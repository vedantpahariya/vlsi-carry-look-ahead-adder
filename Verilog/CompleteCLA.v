==> flow/design.v <==
module progen(
    input Ai, Bi,
    output Gi, Pti, Pi
);
    nor(Pti, Ai, Bi);      
    nand(Gi, Ai, Bi);      
    xor(Pi, Ai, Bi);       
endmodule
module inter(
    input Gi, Pti, Gi_1, Pti_1,
    output Pij, GPG
);
    wire t1;
    nor(Pij, Pti, Pti_1);          
    or(t1, Pti, Gi_1);             
    nand(GPG, Gi, t1);             
endmodule
module AndOr(
    input Pij, GPG, C,
    output Cout
);
    wire t1;
    and(t1, Pij, C);
    or(Cout, GPG, t1);
endmodule
module CLA4bit(
    input [3:0] A, B,
    input Cin, clk,      
    output reg [3:0] S,  
    output reg Cout, Gout, Pout   
);
    reg [3:0] A_reg, B_reg;
    reg Cin_reg;
    always @(posedge clk) begin
        A_reg <= A;
        B_reg <= B;
        Cin_reg <= Cin;
    end
    wire [3:0] G, Pt, P;
    wire C1, C2, C3, C4;
    wire Cinbar, P10, P21, P32;
    wire GPG1, GPG2, GPG3;
    wire Puseless, temp1, temp2;
    wire [3:0] Sum_wire;     
    wire Cout_wire, Gout_wire, Pout_wire;
    not(Cinbar, Cin_reg);
    progen pg0(A_reg[0], B_reg[0], G[0], Pt[0], P[0]);
    progen pg1(A_reg[1], B_reg[1], G[1], Pt[1], P[1]);
    progen pg2(A_reg[2], B_reg[2], G[2], Pt[2], P[2]);
    progen pg3(A_reg[3], B_reg[3], G[3], Pt[3], P[3]);
    inter i0(G[0], Pt[0], Cinbar, Pt[0], Puseless, C1);
    inter i1(G[1], Pt[1], G[0], Pt[0], P10, GPG1);
    inter i2(G[2], Pt[2], G[1], Pt[1], P21, GPG2);
    inter i3(G[3], Pt[3], G[2], Pt[2], P32, GPG3);
    AndOr ao1(P10, GPG1, Cin, C2);
    AndOr ao2(P21, GPG2, C1, C3);
    xor(Sum_wire[0], Cin_reg, P[0]);
    xor(Sum_wire[1], C1, P[1]);
    xor(Sum_wire[2], C2, P[2]);
    xor(Sum_wire[3], C3, P[3]);
    and(temp1, P32, GPG1);
    nor(Gout_wire, temp1, GPG3);
    nand(Pout_wire, P32, P10);
    or(temp2, Pout_wire, Cinbar);
    nand(Cout_wire, temp2, Gout_wire);
    always @(posedge clk) begin
        S <= Sum_wire;
        Cout <= Cout_wire;
        Gout <= Gout_wire;
        Pout <= Pout_wire;
    end
endmodule
* From RTL to reports: CLA4bit
Tool output for the design above, in the order of the flow.
Lines are those of the file above, counted from 1.
Operators carry their Yosys type and port widths (W data, S select, Z words).
Library cell names are shortened.
A cell with n/a has no value.
- Design top :: CLA4bit
- Clock port :: clk
- Library :: sky130hd
- Timing corner :: tt_025C_1v80

* Elaborated design
Counts by Yosys on the flattened word-level netlist (proc, flatten, opt, wreduce; memories kept). Register bits leave out memories and registers merged into their read ports (data or address); mux counts leave out enables and synchronous resets folded into registers. Print and check cells are left out. Cells with the same type and inputs are merged into one.
- Bits in writable memories :: 0
- Elaborated cells :: 62
- Bits in latches :: 0
- Clocked read ports x word width :: 0
- Memories :: 0
- ROM bits :: 0
- Register bits :: 16
- Equal/unequal tests :: 0
- Add/sub/neg operators :: 0
- $lt $le $gt $ge :: 0
- Multiplexer cells :: 0
- Reductions and logical operators :: 0
- Divide/modulo/power cells :: 0
- Shifts and indexed selects :: 0
- $mul :: 0
- Bitwise gates (word level) :: 55
** Operators with widths (number)
- $not A1 Y1 :: 19
- $or A1 B1 Y1 :: 15
- $and A1 B1 Y1 :: 13
- $xor A1 B1 Y1 :: 8

* Logic depth
Yosys ltp: most cells in a row. Word level: on the elaborated netlist, between registers, memories and ports. Mapped: between sequential cells and ports; inverters and the memories' decode and read muxes count.
- Depth after elaboration :: 10
- ABC_AREA :: 0
- Depth in mapped cells :: 5
- Mapped depth without buffers :: 5

* Mapped cells and area
The flow's flattened synthesis, as Yosys stat reports it; memories are mapped. The netlist is that of the ABC_AREA named above (0 if unset); the other value can give another one.
** Cells by type
- dfxtp_1 :: number 16, area in all 320.307 sq um
- ha_1 :: number 8, area in all 100.096 sq um
- inv_1 :: number 9, area in all 33.782 sq um
- fa_1 :: number 1, area in all 20.019 sq um
- xnor2_1 :: number 2, area in all 17.517 sq um
- a211oi_2 :: number 1, area in all 12.512 sq um
- nor2b_2 :: number 1, area in all 8.758 sq um
- xor2_1 :: number 1, area in all 8.758 sq um
- a211oi_1 :: number 1, area in all 7.507 sq um
- nor2_1 :: number 2, area in all 7.507 sq um
- nor3b_1 :: number 1, area in all 7.507 sq um
- o31ai_1 :: number 1, area in all 7.507 sq um
- and2_1 :: number 1, area in all 6.256 sq um
- nor2b_1 :: number 1, area in all 6.256 sq um
- a21oi_1 :: number 1, area in all 5.005 sq um
- nor3_1 :: number 1, area in all 5.005 sq um
- o21ai_0 :: number 1, area in all 5.005 sq um
- nand2_1 :: number 1, area in all 3.754 sq um
- Cells in the netlist :: 50
- Chip area (Yosys) :: 583.1 sq um
- Sequential area :: 320.3 sq um
- Flip-flop cells :: 16
- Buffer cells :: 0
By module: a second synthesis without flattening, with its own total; a netlist apart from the flattened one above.
- Cell total of the unflattened synthesis :: 55
- Area (unflattened synthesis) :: 575.6 sq um
Each row is one instance without its submodules.
** By module
- CLA4bit :: cells 25, area 380.4 sq um, sequential area 320.3 sq um, instances 1
- progen :: cells 5, area 36.3 sq um, sequential area 0.0 sq um, instances 4
- inter :: cells 2, area 8.8 sq um, sequential area 0.0 sq um, instances 4
- AndOr :: cells 1, area 7.5 sq um, sequential area 0.0 sq um, instances 2

* Path before layout
Path of least setup slack by OpenSTA after synthesis, without wires, with an ideal clock, recovery checks aside; 20% of the period is set as input and as output delay. Where synthesis merged equal registers, the netlist keeps one of their names.
- Path type :: register -> register
- Start :: register Cin_reg
- End :: register S[3]
- Buffers on the path :: 0
- Arrival time :: 1211 ps
- Driving pins on the path :: 5
- Path delay :: 1283 ps
- Required time :: 1578 ps
- Setup time :: 72 ps
- Slack :: 367 ps
- Clock period :: 1650 ps
- Launch time at the first pin :: 0 ps
- Synthesis period reached :: 1283 ps
"path delay" is the arrival time less input delay plus setup time.
"driving pins on the path": output pins that drive a net of the path, with the launching flip-flop's if there is one; two outputs of one cell count as two.
"synthesis period reached" is the clock period less the worst setup slack; recovery checks do not enter. This is arithmetic on one report: input and output delays are still those of the set period (20% each).
The rows between start and end are the longest chain of elaborated cells between them; the timing report does not say that the signal goes this way. Where chains are equally long, one stands for them.
A line is the first line of the expression or statement that the cell stems from. Yosys adds cells for indexed reads and writes and turns some case tables into memories.
- Cell sequence :: dfxtp_1 -> fa_1 -> nor3b_1 -> nor3_1 -> xnor2_1
- Length of the longest elaborated chain :: 7
- Elaborated cells between the ends (all ways) :: 7
- RTL lines with such cells :: 6
- Classes of those cells :: logic (7)
** RTL lines, path after synthesis
- start: declaration :: line 33 : reg Cin_reg;
- start: assignment :: line 37 : Cin_reg <= Cin;
- $not A1 Y1 :: line 46 : not(Cinbar, Cin_reg);
- $or A1 B1 Y1 :: line 15 : or(t1, Pti, Gi_1);
- $and A1 B1 Y1 :: line 16 : nand(GPG, Gi, t1);
- $not A1 Y1 :: line 16
- $and A1 B1 Y1 :: line 23 : and(t1, Pij, C);
- $or A1 B1 Y1 :: line 24 : or(Cout, GPG, t1);
- $xor A1 B1 Y1 :: line 60 : xor(Sum_wire[3], C3, P[3]);
- end: assignment :: line 67 : S <= Sum_wire;
- end: declaration :: line 29 : output reg [3:0] S,

* Timing after layout
From the final timing report of run 2: the path of least setup slack in the routed layout; clock arrival at registers is part of the times.
The report prints the path's times to 10 ps; the period is as set.
- Path type :: register -> output
- Start :: register S[2]
- End :: output port S[2]
- Buffers on the path :: 1
- Launch time at the first pin :: 270 ps
- Arrival time :: 1120 ps
- Required time :: 1380 ps
- Clock period :: 1720 ps
- External output delay :: 340 ps
- Slack :: 250 ps
- Driving pins on the path :: 2
- Cell sequence :: dfxtp_1 -> clkdlybuf4s50_1
- Length of the longest elaborated chain :: 0
- Elaborated cells between the ends (all ways) :: 0
- RTL lines with such cells :: 0
** RTL lines, path post-layout
- start: declaration :: line 29 : output reg [3:0] S,
- start: assignment :: line 67 : S <= Sum_wire;
- end: declaration :: line 29

Design CLA4bit on sky130hd. What follows are 2 stored runs of the flow, each under its own settings; their order means nothing. The constraints put input and output delay at 20% of the set period each and load the outputs with 0.01 pF.

** Run 1
- Settings :: period_ns=1.45; CORE_UTILIZATION=59; SETUP_SLACK_MARGIN=0.09; PLACE_DENSITY_LB_ADDON=0.15; HOLD_SLACK_MARGIN=0.11; CORE_ASPECT_RATIO=1.66; CELL_PAD_IN_SITES_GLOBAL_PLACEMENT=3; GPL_ROUTABILITY_DRIVEN=0; CTS_CLUSTER_DIAMETER=69; MIN_ROUTING_LAYER=met1; MAX_ROUTING_LAYER=met4; CAP_MARGIN=20; CORE_MARGIN=2; SLEW_MARGIN=20
- Outcome :: not finished: floorplanning ended with error PDN-0185

** Run 2
- Settings :: period_ns=1.72; CORE_UTILIZATION=26; SETUP_SLACK_MARGIN=0.15; PLACE_DENSITY_LB_ADDON=0.08; CORE_ASPECT_RATIO=1.25; TNS_END_PERCENT=75; GPL_ROUTABILITY_DRIVEN=1; CTS_CLUSTER_SIZE=96; CAP_MARGIN=10; MIN_ROUTING_LAYER=met1; MAX_ROUTING_LAYER=met5; CORE_MARGIN=2; SLEW_MARGIN=20
- Standard-cell area after layout :: 804.5 sq um
- Worst setup slack after layout :: 254 ps
- Mapped cell area after synthesis :: 583.1 sq um
- Total negative slack :: 0 ps
- Area inside the die boundary :: 2639.7 sq um
- Final worst hold slack :: 501 ps
